==> flow/design.v <==
module ccd_driver (
    input wire clk,          
    input wire rst_n,        
    output reg cdsclk1,      
    output reg cdsclk2,      
    output reg ROG,          
    output reg SH            
);
parameter [5:0] CLK_DIV = 6'd50;
reg [5:0] clk_div_cnt;
parameter [14:0] FRAME_MAX = 15'd19999;
reg [14:0] frame_cnt;
always @(posedge clk or negedge rst_n) begin
    if (!rst_n)
        clk_div_cnt <= 0;
    else if (clk_div_cnt == (CLK_DIV - 1))
        clk_div_cnt <= 0;
    else
        clk_div_cnt <= clk_div_cnt + 1;
end
always @(posedge clk or negedge rst_n) begin
    if (!rst_n) begin
        cdsclk1 <= 0;
        cdsclk2 <= 1;
    end else if (clk_div_cnt == (CLK_DIV - 1)) begin
        cdsclk1 <= ~cdsclk1;
        cdsclk2 <= ~cdsclk2;
    end
end
always @(posedge clk or negedge rst_n) begin
    if (!rst_n)
        frame_cnt <= 0;
    else if (frame_cnt == FRAME_MAX)
        frame_cnt <= 0;
    else
        frame_cnt <= frame_cnt + 1;
end
always @(posedge clk or negedge rst_n) begin
    if (!rst_n) begin
        ROG <= 1'b0;
        SH  <= 1'b0;
    end else begin
        ROG <= (frame_cnt < 100);
        SH  <= (frame_cnt > 500 && frame_cnt < 1000);
    end
end
endmodule
* Reports on ccd_driver
Tool output for the design above, in the order of the flow. Lines are those of the file above, counted from 1. Cell names lack the library's common part. The mark -- stands for no value.
Set-up: top ccd_driver, clock clk, standard-cell library sky130hd, timing corner tt_025C_1v80

* Word level
Source: Yosys, flattened and elaborated, memories not mapped. Widths are those after wreduce; folded enables and synchronous resets count as part of the registers. Registers that Yosys merges into a memory's read port (data or address) are not register bits. Print and check cells do not count. Equal cells are merged and count once.
Bit counts: output and inout port bits 4, cells after elaboration 18, bits of input ports 2, bits in registers 25
Cells by class: $add $sub $neg 2, bitwise gates (word level) 2, $lt $le $gt $ge 3, reduce/logical cells 1, eq/ne operators 2, multiplexer cells 2
Operators with widths (count):
- 15-bit by 1-bit adder with 15-bit output (second input constant) | 1
- 15-bit by 10-bit less-than comparator with 1-bit output (second input constant) | 1
- 15-bit equality test (second input constant) | 1
- 15-bit by 7-bit less-than comparator with 1-bit output (second input constant) | 1
- 15-bit by 9-bit > comparator with 1-bit output (second input constant) | 1
- 15-bit 2-to-1 mux | 1
- 6-bit by 1-bit adder with 6-bit output (second input constant) | 1
- 6-bit equality test (second input constant) | 1
- 6-bit 2-to-1 mux | 1
- 1-bit NOT | 2
- 1-bit logical AND | 1

* Longest topological paths
Longest topological path by Yosys (ltp), each cell counted once; first at word level (registers and memories cut), then after technology mapping (sequential cells cut; the memories' decode and read muxes count).
Logic depth: word-level depth 2, ABC_AREA 0, gate-level depth with buffers 6, gate-level depth less buffers 5

* Netlist
The flow's flattened synthesis, as Yosys stat reports it; memories are mapped. The netlist is that of the ABC_AREA named above (0 if unset); the other value can give another one.
Cell types:
- dfrtp_1 | count 24, total area 600.576 µm²
- xnor2_1 | count 10, total area 87.584 µm²
- xor2_1 | count 8, total area 70.067 µm²
- nor2_1 | count 16, total area 60.058 µm²
- ha_1 | count 3, total area 37.536 µm²
- nand3_1 | count 6, total area 30.029 µm²
- and4_1 | count 3, total area 26.275 µm²
- dfstp_2 | count 1, total area 26.275 µm²
- nand4_1 | count 4, total area 25.024 µm²
- nor4_2 | count 2, total area 25.024 µm²
- nand2_1 | count 6, total area 22.522 µm²
- buf_4 | count 2, total area 15.014 µm²
- and3_1 | count 2, total area 12.512 µm²
- and4_2 | count 1, total area 10.01 µm²
- mux2i_1 | count 1, total area 10.01 µm²
- nand3_2 | count 1, total area 10.01 µm²
- o21ai_0 | count 2, total area 10.01 µm²
- nand4b_1 | count 1, total area 8.758 µm²
Not listed: further types 14, cells in them 14.
Mapped netlist: cell count 107, cell area after synthesis 1176.1 µm², buffer cells 4, flip-flop cells 25, area of sequential cells 626.9 µm²

* Timing after synthesis
Source: OpenSTA report_checks on the synthesized netlist (no wires, ideal clock, input and output delay 20% of the period each), path of least setup slack; recovery checks are left aside. Register names are those of the netlist, which keeps one name where synthesis merged equal registers.
Timing after synthesis: kind flip-flop to flip-flop, start reg frame_cnt[0], end reg frame_cnt[1], stages 7, setup slack 0.003 ns, launch time at the first pin 0.000 ns, path delay 1.417 ns, required time 1.347 ns, period 1.42 ns, library setup time 0.073 ns, arrival 1.344 ns, path buffers 2, synthesis period reached 1.417 ns
"path delay" = arrival - input delay + setup time. "stages" counts driving pins, that of a launching flip-flop among them; a cell with two outputs on the path counts twice. "synthesis period reached" is the clock period less the worst setup slack; recovery checks do not enter. This is arithmetic on one report: input and output delays are still those of the set period (20% each). The rows between start and end are the longest chain of elaborated cells between them; the timing report does not say that the signal goes this way. Where chains are equally long, one stands for them. Each line given opens the expression or statement behind the cell; cells for indexed reads and writes are added by Yosys, which also makes memories of some case tables. A register here has more assigning lines than the two given.
On the way, after synthesis: cell sequence dfrtp_1 ha_1 and4_1 buf_2 and4_1 buf_4 nor2b_1, cells in the longest elaborated chain 2, elaborated cells between the ends (all ways) 3, RTL lines with such cells 2, classes of those cells add/sub (1); eq/ne (1); mux (1)
Ends and longest elaborated chain, after synthesis:
- from (decl) | RTL line 12 | reg [14:0] frame_cnt;
- from (assign) | RTL line 32 | frame_cnt <= 0;
- from (assign) | RTL line 36 | frame_cnt <= frame_cnt + 1;
- 15-bit by 1-bit adder with 15-bit output | RTL line 36
- 15-bit 2-to-1 mux | RTL line 33 | else if (frame_cnt == FRAME_MAX)
- to (assign) | RTL line 32
- to (assign) | RTL line 36
- to (decl) | RTL line 12

* Worst path after layout
Path of least setup slack in the final report of run A (OpenROAD, finished layout, wires in). Where an end is a register, its clock arrival counts in the times.
Timing after layout: kind flip-flop to output port, start reg cdsclk2, end out cdsclk2, required time 1.25 ns, stages 2, period 1.56 ns, path buffers 1, output delay 0.31 ns, arrival 1.15 ns, launch time at the first pin 0.32 ns, setup slack 0.10 ns
On the way, after layout: cell sequence dfstp_2 dlygate4sd2_1, cells in the longest elaborated chain 0, elaborated cells between the ends (all ways) 0, RTL lines with such cells 0
Ends and longest elaborated chain, after layout:
- from (decl) | RTL line 5 | output reg cdsclk2,
- from (assign) | RTL line 24 | cdsclk2 <= 1;
- from (assign) | RTL line 27 | cdsclk2 <= ~cdsclk2;
- to (decl) | RTL line 5

Ticket comment

Measured data: module ccd_driver, platform sky130hd, 2 stored runs of the flow under differing settings, order arbitrary. Input and output delays are each 20% of the period that was set; the output load is 0.01 pF.
"achieved clock period" = clock period - worst setup slack. The figure is calculated, with input and output delays left at 20% of the set period.
"worst setup path time" means the part of the period allowed to the worst setup path (the constraints hold back 20% at inputs and 20% at outputs) less its slack; where the path has registers, the arrival times of their clocks count too.
"power": no workload was simulated; the value follows from the tool's default switching activity.
[run A] settings: period_ns=1.56, CAP_MARGIN=20, CORE_MARGIN=2, CORE_UTILIZATION=40, SLEW_MARGIN=20
[run A] result: chip area after synthesis (Yosys) 1176.1 µm², die area 3390.2 µm², standard-cell area of the final layout 1310.0 µm², utilization 47.1 %, worst setup slack after layout 0.099 ns, total negative slack 0.000 ns, power 0.9583 mW, achieved clock period 1.461 ns, worst setup path time 1.15 ns, worst setup path kind flip-flop to output port
[run B] settings: period_ns=1.25, CORE_UTILIZATION=41, SETUP_SLACK_MARGIN=0.04, PLACE_DENSITY_LB_ADDON=0.06, CORE_ASPECT_RATIO=0.75, CORE_MARGIN=7, CELL_PAD_IN_SITES_DETAIL_PLACEMENT=1, ABC_AREA=1, CTS_CLUSTER_DIAMETER=367, SLEW_MARGIN=20, CAP_MARGIN=20
[run B] result: chip area after synthesis (Yosys) 1342.5 µm², die area 5089.2 µm², standard-cell area of the final layout 1811.7 µm², utilization 60.0 %, worst setup slack after layout -0.082 ns, total negative slack -0.392 ns, power 1.334 mW, achieved clock period 1.332 ns, worst setup path time 1.33 ns, worst setup path kind flip-flop to flip-flop
